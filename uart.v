==> flow/design.v <==
 module baud_rate_generator (
 input     clk,
 input     reset,
 output     baud_clk_fast,
 output    baud_clk_slow  );
 parameter baud= 27'd9600;
 parameter clk_for_calculation = 27'd 20000000;
 parameter fast = (clk_for_calculation/(16*baud));
 parameter slow = fast*16;
reg  [7:0]counter,counter2  ;    
always @ (posedge clk or negedge reset)
begin
if(!reset)
begin
counter <= 0;
counter2 <=0;
end
else if (counter > 130)
counter <= 0;
else if (counter2 > 208)
counter2 <= 0;
else
begin
counter <= counter + 1;
counter2 <= counter2 + 1;
end
end
assign baud_clk_slow =(counter > 65)?1:0;
assign baud_clk_fast = ( counter >104)?1:0;
endmodule
From RTL to reports: baud_rate_generator
The steps from the RTL of baud_rate_generator to its reports follow in flow order.
Line numbers count from 1 in the design file above.
Operators carry their Yosys type and port widths (W data, S select, Z words).
Library cell names are shortened.
A cell with - has no value.
Design
  top module: baud_rate_generator
  clock: clk
  standard-cell library: sky130hd
  library corner: tt_025C_1v80

Word level
Yosys after proc, flatten, opt, wreduce and memory -nomap, before mapping. Memory bits, and registers merged into a memory's read port (data or address), are not among the register bits. Print and check cells are not counted. Equal cells are merged and count once.
Word-level totals
  register bits: 16
  output and inout port bits: 2
Operators by class
  add/subtract/negate cells: 2
  order comparisons: 4
  eq/ne operators: 1
  multiplexer cells: 5
Operators by type and width (number)
  $mux W8: 3
  $add A8 B1 Y8 const B: 2
  $gt A8 B7 Y1 const B: 2
  $gt A8 B8 Y1 const B: 2
  $ne A2 B2 Y1 const B: 1
  $mux W1: 2

Longest topological paths
Yosys ltp: most cells in a row. Word level: on the elaborated netlist, between registers, memories and ports. Mapped: between sequential cells and ports; inverters and the memories' decode and read muxes count.
Logic depth
  depth after elaboration: 3
  ABC_AREA: 0
  depth in mapped cells: 7

After synthesis
Source: synth_stat.txt of the flow (Yosys; design flattened, memories mapped). It holds for the ABC_AREA given above (unset counts as 0); a run with the other value may have another netlist.
Cells by type
  dfrtp_1: number 16, area in all 400.384 um^2
  ha_1: number 6, area in all 75.072 um^2
  o21ai_0: number 9, area in all 45.043 um^2
  a22o_1: number 4, area in all 35.034 um^2
  xor2_1: number 4, area in all 35.034 um^2
  nor2b_1: number 5, area in all 31.28 um^2
  nor2_1: number 8, area in all 30.029 um^2
  and3_1: number 4, area in all 25.024 um^2
  nor4b_4: number 1, area in all 23.773 um^2
  o211ai_1: number 3, area in all 22.522 um^2
  o31ai_4: number 1, area in all 21.27 um^2
  a21oi_1: number 3, area in all 15.014 um^2
  inv_1: number 4, area in all 15.014 um^2
  nor4b_2: number 1, area in all 15.014 um^2
  buf_6: number 1, area in all 11.261 um^2
  mux2_2: number 1, area in all 11.261 um^2
  nor2_4: number 1, area in all 11.261 um^2
  or4_4: number 1, area in all 11.261 um^2
Not listed: further types 18, cells in them 19.
Mapped netlist
  cells in the netlist: 92
  chip area (Yosys): 970.9 um^2
  flip-flop cells: 16

Timing after synthesis
Path of least setup slack by OpenSTA after synthesis, without wires, with an ideal clock, recovery checks aside; 20% of the period is set as input and as output delay. Where synthesis merged equal registers, the netlist keeps one of their names.
Timing after synthesis
  path type: register -> register
  start point: register counter[4]
  end point: register counter2[6]
  clock period: 2.21 ns
  setup time: 0.121 ns
  launch time at the first pin: 0.000 ns
  arrival time: 1.664 ns
  slack: 0.425 ns
  delay of the path: 1.785 ns
  stages: 5
  synthesis period reached: 1.785 ns
"delay of the path" = arrival - input delay + setup time.
"stages": output pins that drive a net of the path, with the launching flip-flop's if there is one; two outputs of one cell count as two.
"synthesis period reached" is the clock period less the worst setup slack; recovery checks do not enter. This is arithmetic on one report: input and output delays are still those of the set period (20% each).
Between the ends stands the longest chain of elaborated cells between them, by number of cells; it is not shown to be the way that was timed. Of several equally long chains one is given.
A line is the first line of the expression or statement that the cell stems from. Yosys adds cells for indexed reads and writes and turns some case tables into memories.
At most two assigning lines are given for a register; there are more.
On the way, after synthesis
  path through: dfrtp_1 or4_4 o31ai_4 o21ai_0 a22o_1
  length of the longest elaborated chain: 1
  elaborated cells on any way between the ends: 1
  source lines of those cells: 1
  classes of those cells: compare (1)
RTL lines, path after synthesis
  start, declared: RTL line 10  | reg  [7:0]counter,counter2  ;
  start, assigned: RTL line 15  | counter <= 0;
  start, assigned: RTL line 24  | counter <= counter + 1;
  $gt A8 B8 Y1: RTL line 18  | else if (counter > 130)
  end, assigned: RTL line 16  | counter2 <=0;
  end, assigned: RTL line 25  | counter2 <= counter2 + 1;
  end, declared: RTL line 10

Timing after layout
From the final timing report of run 1: the path of least setup slack in the routed layout; clock arrival at registers is part of the times.
Timing after layout
  path type: register -> output
  start point: register counter[4]
  end point: output port baud_clk_slow
  clock period: 3.46 ns
  external output delay: 0.69 ns
  launch time at the first pin: 0.25 ns
  arrival time: 2.00 ns
  slack: 0.77 ns
  stages: 5
Between the ends stands the longest chain of elaborated cells between them, by number of cells; it is not shown to be the way that was timed. Of several equally long chains one is given.
At most two assigning lines are given for a register; there are more.
On the way, after layout
  path through: dfrtp_1 or4_4 o21ai_0 nand2b_1 clkdlybuf4s50_1
  length of the longest elaborated chain: 2
  elaborated cells on any way between the ends: 2
  source lines of those cells: 1
  classes of those cells: compare (1); mux (1)
RTL lines, path after layout
  start, declared: RTL line 10  | reg  [7:0]counter,counter2  ;
  start, assigned: RTL line 15  | counter <= 0;
  start, assigned: RTL line 24  | counter <= counter + 1;
  $gt A8 B7 Y1: RTL line 28  | assign baud_clk_slow =(counter > 65)?1:0;
  $mux W1: RTL line 28
  end, declared: RTL line 5  | output    baud_clk_slow  );

Memo
Re: implementation data of baud_rate_generator

baud_rate_generator through Yosys and OpenROAD on sky130hd: 2 stored runs, unordered, with their settings and measured results. The constraints put input and output delay at 20% of the set period each and load the outputs with 0.01 pF.
"achieved clock period (ns)" means the clock period less the worst setup slack. The figure is calculated, with input and output delays left at 20% of the set period.
By "worst setup path time (ns)" is meant the share of the clock period that the worst setup path is allowed (20% is reserved at inputs, 20% at outputs), minus its slack. Clock arrival times at its registers enter into it.

settings of run 1
{
  "period_ns": 3.46,
  "CORE_UTILIZATION": 18,
  "CORE_MARGIN": 2,
  "CELL_PAD_IN_SITES_GLOBAL_PLACEMENT": 3,
  "TNS_END_PERCENT": 95,
  "GPL_ROUTABILITY_DRIVEN": 0,
  "CAP_MARGIN": 40,
  "MIN_ROUTING_LAYER": "met2",
  "MAX_ROUTING_LAYER": "met5",
  "SLEW_MARGIN": 20
}
report of run 1
yosys chip area after synthesis (um^2): 970.9
finish__design__die__area: 5997.7
finish__design__instance__area__stdcell: 1153.6
finish__timing__setup__ws: 0.771
achieved clock period (ns): 2.689
worst setup path time (ns): 2.00
worst setup path kind: register -> output

settings of run 2
{
  "period_ns": 2.09,
  "CORE_UTILIZATION": 59,
  "PLACE_DENSITY_LB_ADDON": 0.27,
  "CELL_PAD_IN_SITES_DETAIL_PLACEMENT": 1,
  "TNS_END_PERCENT": 25,
  "GPL_ROUTABILITY_DRIVEN": 0,
  "MIN_ROUTING_LAYER": "met1",
  "MAX_ROUTING_LAYER": "met4",
  "CAP_MARGIN": 20,
  "CORE_MARGIN": 2,
  "SLEW_MARGIN": 20
}
report of run 2
yosys chip area after synthesis (um^2): 970.9
finish__design__die__area: 1986.0
finish__design__instance__area__stdcell: 1144.8
finish__timing__setup__ws: -0.056
achieved clock period (ns): 2.146
worst setup path time (ns): 2.15
worst setup path kind: register -> register
